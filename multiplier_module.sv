==> flow/design.v <==
module multiplier_module (
    input  logic        clk,               
    input  logic        rst_n,             
    input  logic        EN_mult,           
    input  logic [15:0] mult_input0,       
    input  logic [15:0] mult_input1,       
    output logic        RDY_mult,          
    input  logic        EN_blockRead,      
    output logic        VALID_memVal,      
    output logic [31:0] memVal_data,       
    output logic        EN_writeMem,       
    output logic [5:0]  writeMem_addr,     
    output logic [31:0] writeMem_val,      
    output logic        EN_readMem,        
    output logic [5:0]  readMem_addr,      
    input  logic [31:0] readMem_val        
);
    logic [15:0] mult_stage1_a;
    logic [15:0] mult_stage1_b;
    logic        mult_stage1_valid;
    logic [31:0] mult_stage2_pp0;      
    logic [31:0] mult_stage2_pp1;      
    logic [31:0] mult_stage2_pp2;      
    logic [31:0] mult_stage2_pp3;      
    logic [15:0] mult_stage2_a;        
    logic [15:0] mult_stage2_b;        
    logic        mult_stage2_valid;
    logic [31:0] mult_stage3_sum03;    
    logic [31:0] mult_stage3_pp4;      
    logic [31:0] mult_stage3_pp5;      
    logic [31:0] mult_stage3_pp6;      
    logic [31:0] mult_stage3_pp7;      
    logic [15:0] mult_stage3_a;        
    logic [15:0] mult_stage3_b;        
    logic        mult_stage3_valid;
    logic [31:0] mult_stage4_sum07;    
    logic [31:0] mult_stage4_pp8;      
    logic [31:0] mult_stage4_pp9;      
    logic [31:0] mult_stage4_pp10;     
    logic [31:0] mult_stage4_pp11;     
    logic [15:0] mult_stage4_a;        
    logic [15:0] mult_stage4_b;        
    logic        mult_stage4_valid;
    logic [31:0] mult_stage5_sum011;   
    logic [31:0] mult_stage5_pp12;     
    logic [31:0] mult_stage5_pp13;     
    logic [31:0] mult_stage5_pp14;     
    logic [31:0] mult_stage5_pp15;     
    logic        mult_stage5_valid;
    logic [31:0] mult_stage6_result;
    logic        mult_stage6_valid;
    logic [6:0]  write_count;               
    logic [5:0]  read_count;                
    typedef enum logic [1:0] {
        IDLE       = 2'b00,    
        WRITING    = 2'b01,    
        FULL       = 2'b10,    
        READING    = 2'b11     
    } state_t;
    state_t current_state, next_state;
    always_ff @(posedge clk or negedge rst_n) begin
        if (!rst_n) begin
            mult_stage1_a     <= 16'h0;
            mult_stage1_b     <= 16'h0;
            mult_stage1_valid <= 1'b0;
        end else begin
            if (EN_mult && RDY_mult) begin
                mult_stage1_a     <= mult_input0;
                mult_stage1_b     <= mult_input1;
                mult_stage1_valid <= 1'b1;
            end else begin
                mult_stage1_valid <= 1'b0;
            end
        end
    end
    always_ff @(posedge clk or negedge rst_n) begin
        if (!rst_n) begin
            mult_stage2_pp0   <= 32'h0;
            mult_stage2_pp1   <= 32'h0;
            mult_stage2_pp2   <= 32'h0;
            mult_stage2_pp3   <= 32'h0;
            mult_stage2_a     <= 16'h0;
            mult_stage2_b     <= 16'h0;
            mult_stage2_valid <= 1'b0;
        end else begin
            if (mult_stage1_valid) begin
                mult_stage2_pp0   <= mult_stage1_b[0] ? {16'h0, mult_stage1_a} : 32'h0;
                mult_stage2_pp1   <= mult_stage1_b[1] ? {15'h0, mult_stage1_a, 1'b0} : 32'h0;
                mult_stage2_pp2   <= mult_stage1_b[2] ? {14'h0, mult_stage1_a, 2'b0} : 32'h0;
                mult_stage2_pp3   <= mult_stage1_b[3] ? {13'h0, mult_stage1_a, 3'b0} : 32'h0;
                mult_stage2_a     <= mult_stage1_a;
                mult_stage2_b     <= mult_stage1_b;
                mult_stage2_valid <= 1'b1;
            end else begin
                mult_stage2_valid <= 1'b0;
            end
        end
    end
    always_ff @(posedge clk or negedge rst_n) begin
        if (!rst_n) begin
            mult_stage3_sum03 <= 32'h0;
            mult_stage3_pp4   <= 32'h0;
            mult_stage3_pp5   <= 32'h0;
            mult_stage3_pp6   <= 32'h0;
            mult_stage3_pp7   <= 32'h0;
            mult_stage3_a     <= 16'h0;
            mult_stage3_b     <= 16'h0;
            mult_stage3_valid <= 1'b0;
        end else begin
            if (mult_stage2_valid) begin
                mult_stage3_sum03 <= mult_stage2_pp0 + mult_stage2_pp1 + mult_stage2_pp2 + mult_stage2_pp3;
                mult_stage3_pp4   <= mult_stage2_b[4] ? {12'h0, mult_stage2_a, 4'b0} : 32'h0;
                mult_stage3_pp5   <= mult_stage2_b[5] ? {11'h0, mult_stage2_a, 5'b0} : 32'h0;
                mult_stage3_pp6   <= mult_stage2_b[6] ? {10'h0, mult_stage2_a, 6'b0} : 32'h0;
                mult_stage3_pp7   <= mult_stage2_b[7] ? {9'h0, mult_stage2_a, 7'b0} : 32'h0;
                mult_stage3_a     <= mult_stage2_a;
                mult_stage3_b     <= mult_stage2_b;
                mult_stage3_valid <= 1'b1;
            end else begin
                mult_stage3_valid <= 1'b0;
            end
        end
    end
    always_ff @(posedge clk or negedge rst_n) begin
        if (!rst_n) begin
            mult_stage4_sum07 <= 32'h0;
            mult_stage4_pp8   <= 32'h0;
            mult_stage4_pp9   <= 32'h0;
            mult_stage4_pp10  <= 32'h0;
            mult_stage4_pp11  <= 32'h0;
            mult_stage4_a     <= 16'h0;
            mult_stage4_b     <= 16'h0;
            mult_stage4_valid <= 1'b0;
        end else begin
            if (mult_stage3_valid) begin
                mult_stage4_sum07 <= mult_stage3_sum03 + mult_stage3_pp4 + mult_stage3_pp5 + mult_stage3_pp6 + mult_stage3_pp7;
                mult_stage4_pp8   <= mult_stage3_b[8] ? {8'h0, mult_stage3_a, 8'b0} : 32'h0;
                mult_stage4_pp9   <= mult_stage3_b[9] ? {7'h0, mult_stage3_a, 9'b0} : 32'h0;
                mult_stage4_pp10  <= mult_stage3_b[10] ? {6'h0, mult_stage3_a, 10'b0} : 32'h0;
                mult_stage4_pp11  <= mult_stage3_b[11] ? {5'h0, mult_stage3_a, 11'b0} : 32'h0;
                mult_stage4_a     <= mult_stage3_a;
                mult_stage4_b     <= mult_stage3_b;
                mult_stage4_valid <= 1'b1;
            end else begin
                mult_stage4_valid <= 1'b0;
            end
        end
    end
    always_ff @(posedge clk or negedge rst_n) begin
        if (!rst_n) begin
            mult_stage5_sum011 <= 32'h0;
            mult_stage5_pp12   <= 32'h0;
            mult_stage5_pp13   <= 32'h0;
            mult_stage5_pp14   <= 32'h0;
            mult_stage5_pp15   <= 32'h0;
            mult_stage5_valid  <= 1'b0;
        end else begin
            if (mult_stage4_valid) begin
                mult_stage5_sum011 <= mult_stage4_sum07 + mult_stage4_pp8 + mult_stage4_pp9 + mult_stage4_pp10 + mult_stage4_pp11;
                mult_stage5_pp12   <= mult_stage4_b[12] ? {4'h0, mult_stage4_a, 12'b0} : 32'h0;
                mult_stage5_pp13   <= mult_stage4_b[13] ? {3'h0, mult_stage4_a, 13'b0} : 32'h0;
                mult_stage5_pp14   <= mult_stage4_b[14] ? {2'h0, mult_stage4_a, 14'b0} : 32'h0;
                mult_stage5_pp15   <= mult_stage4_b[15] ? {1'h0, mult_stage4_a, 15'b0} : 32'h0;
                mult_stage5_valid  <= 1'b1;
            end else begin
                mult_stage5_valid <= 1'b0;
            end
        end
    end
    always_ff @(posedge clk or negedge rst_n) begin
        if (!rst_n) begin
            mult_stage6_result <= 32'h0;
            mult_stage6_valid  <= 1'b0;
        end else begin
            if (mult_stage5_valid) begin
                mult_stage6_result <= mult_stage5_sum011 + mult_stage5_pp12 + mult_stage5_pp13 + mult_stage5_pp14 + mult_stage5_pp15;
                mult_stage6_valid  <= 1'b1;
            end else begin
                mult_stage6_valid  <= 1'b0;
            end
        end
    end
    always_ff @(posedge clk or negedge rst_n) begin
        if (!rst_n) begin
            current_state <= IDLE;
        end else begin
            current_state <= next_state;
        end
    end
    always_comb begin
        next_state = current_state;
        case (current_state)
            IDLE: begin
                if (EN_mult && RDY_mult) begin
                    next_state = WRITING;
                end
            end
            WRITING: begin
                if (write_count == 7'd64) begin
                    next_state = FULL;
                end
            end
            FULL: begin
                if (EN_blockRead) begin
                    next_state = READING;
                end
            end
            READING: begin
                if (read_count == 6'd63 && EN_readMem) begin
                    next_state = IDLE;
                end
            end
            default: next_state = IDLE;
        endcase
    end
    always_ff @(posedge clk or negedge rst_n) begin
        if (!rst_n) begin
            write_count <= 7'd0;
        end else begin
            if (current_state == IDLE || current_state == READING) begin
                write_count <= 7'd0;   
            end else if (mult_stage6_valid && write_count < 7'd64) begin
                write_count <= write_count + 7'd1;
            end
        end
    end
    always_ff @(posedge clk or negedge rst_n) begin
        if (!rst_n) begin
            read_count <= 6'd0;
        end else begin
            if (current_state == FULL) begin
                read_count <= 6'd0;   
            end else if (current_state == READING && EN_readMem) begin
                read_count <= read_count + 6'd1;
            end
        end
    end
    assign EN_writeMem    = mult_stage6_valid && (current_state == WRITING);
    assign writeMem_addr  = write_count[5:0];    
    assign writeMem_val   = mult_stage6_result;
    assign EN_readMem   = (current_state == READING);
    assign readMem_addr = read_count;
    assign RDY_mult = (current_state == IDLE || current_state == WRITING) && 
                      (write_count < 7'd64);
    logic VALID_memVal_reg;
    always_ff @(posedge clk or negedge rst_n) begin
        if (!rst_n) begin
            VALID_memVal_reg <= 1'b0;
            memVal_data      <= 32'h0;
        end else begin
            VALID_memVal_reg <= EN_readMem;
            memVal_data      <= readMem_val;   
        end
    end
    assign VALID_memVal = VALID_memVal_reg;
endmodule: multiplier_module
== Reports on multiplier_module ==
The steps from the RTL of multiplier_module to its reports follow in flow order.
Line numbers count from 1 in the design file above.
Operators: Yosys type, input widths -> output width; for muxes data width and select width s.
The mark -- stands for no value.
Set-up
  design top: multiplier_module
  clock input: clk
  cell library: sky130hd
  corner: tt_025C_1v80

== After elaboration ==
Source: Yosys, flattened and elaborated, memories not mapped. Widths are those after wreduce. Registers that Yosys merges into a memory's read port (data or address) are not register bits. Print and check cells do not count. Equal cells are merged and count once.
Cells by class
  eq/ne operators: 9
  muxes and demuxes: 31
  add/subtract/negate cells: 17
  $lt $le $gt $ge: 1
  reductions and logical operators: 11
Operators with widths (count)
  $add 32x32->32: 15
  $mux 31: 1
  $mux 30: 1
  $mux 29: 1
  $mux 28: 1
  $mux 27: 1
  $mux 26: 1
  $mux 25: 1
  $mux 24: 1
  $mux 23: 1
  $mux 22: 1
  $mux 21: 1
  $mux 20: 1
  $mux 19: 1
  $mux 18: 1
  $mux 17: 1
  $mux 16: 1
  $mux 7: 2
  $mux 6: 2
  $ne 2x2->1 const B: 4
  $pmux 2 s4: 1
  $mux 2: 4
  $add 7x1->7 const B: 1
  $lt 7x7->1 const B: 1
  $eq 7x7->1 const B: 1
  $add 6x1->6 const B: 1
  $eq 6x6->1 const B: 1
  $mux 1: 6
Other operator kinds: 7; their cells: 14.
Bit counts
  output and inout bits: 80
  bits of input ports: 68
  register bits: 822

== Depth ==
Depth = most cells in a row (Yosys ltp): at word level without a register or memory, in the mapped netlist without a sequential cell, where the memories' decode and read muxes count.
Depth
  word-level depth: 6
  ABC_AREA: 0
  gate-level depth with buffers: 16

== Synthesis result ==
Yosys stat after the flow's synthesis: flattened, memories mapped to cells. It holds for the ABC_AREA given above (unset counts as 0); a run with the other value may have another netlist.
Totals and module areas in this step are rounded.
Cells by type (count)
  sky130_fd_sc_hd__dfrtp_1: 522
  sky130_fd_sc_hd__fa_1: 167
  sky130_fd_sc_hd__inv_1: 503
  sky130_fd_sc_hd__mux2_2: 163
  sky130_fd_sc_hd__o21ai_0: 300
  sky130_fd_sc_hd__nand3_1: 267
  sky130_fd_sc_hd__ha_1: 100
  sky130_fd_sc_hd__clkbuf_1: 109
  sky130_fd_sc_hd__a21oi_1: 57
  sky130_fd_sc_hd__xnor2_1: 28
  sky130_fd_sc_hd__a21o_1: 27
  sky130_fd_sc_hd__nor2_1: 54
  sky130_fd_sc_hd__mux2i_1: 18
  sky130_fd_sc_hd__nand2_1: 48
  sky130_fd_sc_hd__xor2_1: 20
  sky130_fd_sc_hd__a211oi_1: 14
  sky130_fd_sc_hd__nand4_1: 15
  sky130_fd_sc_hd__o211ai_1: 12
Not listed: further types 50, cells in them 176.
Mapped netlist
  cell area after synthesis: 28000 µm²
  cells in the netlist: 2600
  buffer cells: 137
  flip-flops: 523
  area of sequential cells: 13000 µm²

== Worst setup path after synthesis ==
Path of least setup slack by OpenSTA after synthesis, without wires, with an ideal clock, recovery checks aside; 20% of the period is set as input and as output delay. Where synthesis merged equal registers, the netlist keeps one of their names.
Timing after synthesis
  kind: reg-to-reg
  start point: register mult_stage3_sum03[7]
  end point: register mult_stage4_sum07[19]
  stages: 17
  launch time at the first pin: 0.000 ns
  setup time: 0.074 ns
  period: 4.75 ns
  path slack: 0.822 ns
  arrival time: 3.853 ns
  path delay: 3.927 ns
  synthesis period reached: 3.928 ns
"path delay" = arrival - input delay + setup time.
"stages" counts driving pins, that of a launching flip-flop among them; a cell with two outputs on the path counts twice.
"synthesis period reached" is the clock period less the worst setup slack; recovery checks do not enter. This is arithmetic on one report: input and output delays are still those of the set period (20% each).
The rows between start and end are the longest chain of elaborated cells between them; the timing report does not say that the signal goes this way. Where chains are equally long, one stands for them.
Each line given opens the expression or statement behind the cell; cells for indexed reads and writes are added by Yosys, which also makes memories of some case tables.
On the way, after synthesis
  path through: sky130_fd_sc_hd__dfrtp_1 sky130_fd_sc_hd__inv_1 sky130_fd_sc_hd__fa_1 sky130_fd_sc_hd__inv_1 sky130_fd_sc_hd__fa_1 sky130_fd_sc_hd__inv_1 sky130_fd_sc_hd__fa_1 sky130_fd_sc_hd__inv_1 sky130_fd_sc_hd__ha_1 sky130_fd_sc_hd__inv_1 sky130_fd_sc_hd__fa_1 sky130_fd_sc_hd__nor2b_4 sky130_fd_sc_hd__o31a_1 sky130_fd_sc_hd__o311a_4 sky130_fd_sc_hd__a22o_4 sky130_fd_sc_hd__or3_1 sky130_fd_sc_hd__o21ai_2
  cells in the longest elaborated chain: 4
  elaborated cells between the ends (all ways): 4
Ends and longest elaborated chain, after synthesis
  from (decl): line 28  | logic [31:0] mult_stage3_sum03;
  from (assign): line 101  | mult_stage3_sum03 <= 32'h0;
  from (assign): line 111  | mult_stage3_sum03 <= mult_stage2_pp0 + mult_stage2_pp1 + mult_stage2_pp2 + mult_stage2_pp3;
  $add 32x32->32 (4 in a row): line 136  | mult_stage4_sum07 <= mult_stage3_sum03 + mult_stage3_pp4 + mult_stage3_pp5 + mult_stage3_pp6 + mult_stage3_pp7 ...
  to (assign): line 126  | mult_stage4_sum07 <= 32'h0;
  to (assign): line 136
  to (decl): line 36  | logic [31:0] mult_stage4_sum07;

== Path in the finished layout ==
From the final timing report of flow run A: the path of least setup slack in the routed layout; clock arrival at registers is part of the times.
Timing after layout
  kind: reg-to-reg
  start point: register mult_stage4_sum07[14]
  end point: register mult_stage5_sum011[26]
  setup time: 0.15 ns
  launch time at the first pin: 0.64 ns
  period: 8.13 ns
  stages: 15
  arrival time: 4.83 ns
  path slack: 3.79 ns
The rows between start and end are the longest chain of elaborated cells between them; the timing report does not say that the signal goes this way. Where chains are equally long, one stands for them.
On the way, after layout
  path through: sky130_fd_sc_hd__dfrtp_1 sky130_fd_sc_hd__inv_1 sky130_fd_sc_hd__fa_1 sky130_fd_sc_hd__inv_1 sky130_fd_sc_hd__fa_1 sky130_fd_sc_hd__inv_1 sky130_fd_sc_hd__fa_1 sky130_fd_sc_hd__inv_1 sky130_fd_sc_hd__ha_1 sky130_fd_sc_hd__a2111oi_0 sky130_fd_sc_hd__o21ai_1 sky130_fd_sc_hd__a41o_1 sky130_fd_sc_hd__o41ai_2 sky130_fd_sc_hd__xor2_1 sky130_fd_sc_hd__a21oi_1
  cells in the longest elaborated chain: 4
  elaborated cells between the ends (all ways): 4
Ends and longest elaborated chain, after layout
  from (decl): line 36  | logic [31:0] mult_stage4_sum07;
  from (assign): line 126  | mult_stage4_sum07 <= 32'h0;
  from (assign): line 136  | mult_stage4_sum07 <= mult_stage3_sum03 + mult_stage3_pp4 + mult_stage3_pp5 + mult_stage3_pp6 + mult_stage3_pp7 ...
  $add 32x32->32 (4 in a row): line 159  | mult_stage5_sum011 <= mult_stage4_sum07 + mult_stage4_pp8 + mult_stage4_pp9 + mult_stage4_pp10 + mult_stage4_p ...
  to (assign): line 151  | mult_stage5_sum011 <= 32'h0;
  to (assign): line 159
  to (decl): line 44  | logic [31:0] mult_stage5_sum011;

Appendix: measured runs

Design multiplier_module on sky130hd. What follows are 2 stored runs of the flow, each under its own settings; their order means nothing. The constraints put input and output delay at 20% of the set period each and load the outputs with 0.01 pF.
"worst setup path time" means the part of the period allowed to the worst setup path (the constraints hold back 20% at inputs and 20% at outputs) less its slack; where the path has registers, the arrival times of their clocks count too.
Measured values are rounded.
[flow run A] settings: period_ns=8.13, CORE_UTILIZATION=39, PLACE_DENSITY_LB_ADDON=0.08, CELL_PAD_IN_SITES_GLOBAL_PLACEMENT=1, GPL_ROUTABILITY_DRIVEN=0, CTS_CLUSTER_DIAMETER=270, CAP_MARGIN=15, SLEW_MARGIN=40, MIN_ROUTING_LAYER=met2, CORE_MARGIN=2
[flow run A] result: chip area after synthesis (Yosys) 28000 µm², die area 73000 µm², standard-cell area of the final layout 32000 µm², worst setup slack after layout 3.8 ns, total negative slack 0.000 ns, worst setup path time 4.34 ns, worst setup path kind reg-to-reg
[flow run B] settings: period_ns=5.2, CORE_UTILIZATION=18, SETUP_SLACK_MARGIN=1.08, PLACE_DENSITY_LB_ADDON=0.22, HOLD_SLACK_MARGIN=-0.02, TNS_END_PERCENT=10, ABC_AREA=0, CTS_CLUSTER_SIZE=40, CAP_MARGIN=20, SLEW_MARGIN=20, CORE_MARGIN=2
[flow run B] result: chip area after synthesis (Yosys) 28000 µm², die area 160000 µm², standard-cell area of the final layout 34000 µm², worst setup slack after layout 1.2 ns, total negative slack 0.000 ns, worst setup path time 3.99 ns, worst setup path kind reg-to-reg
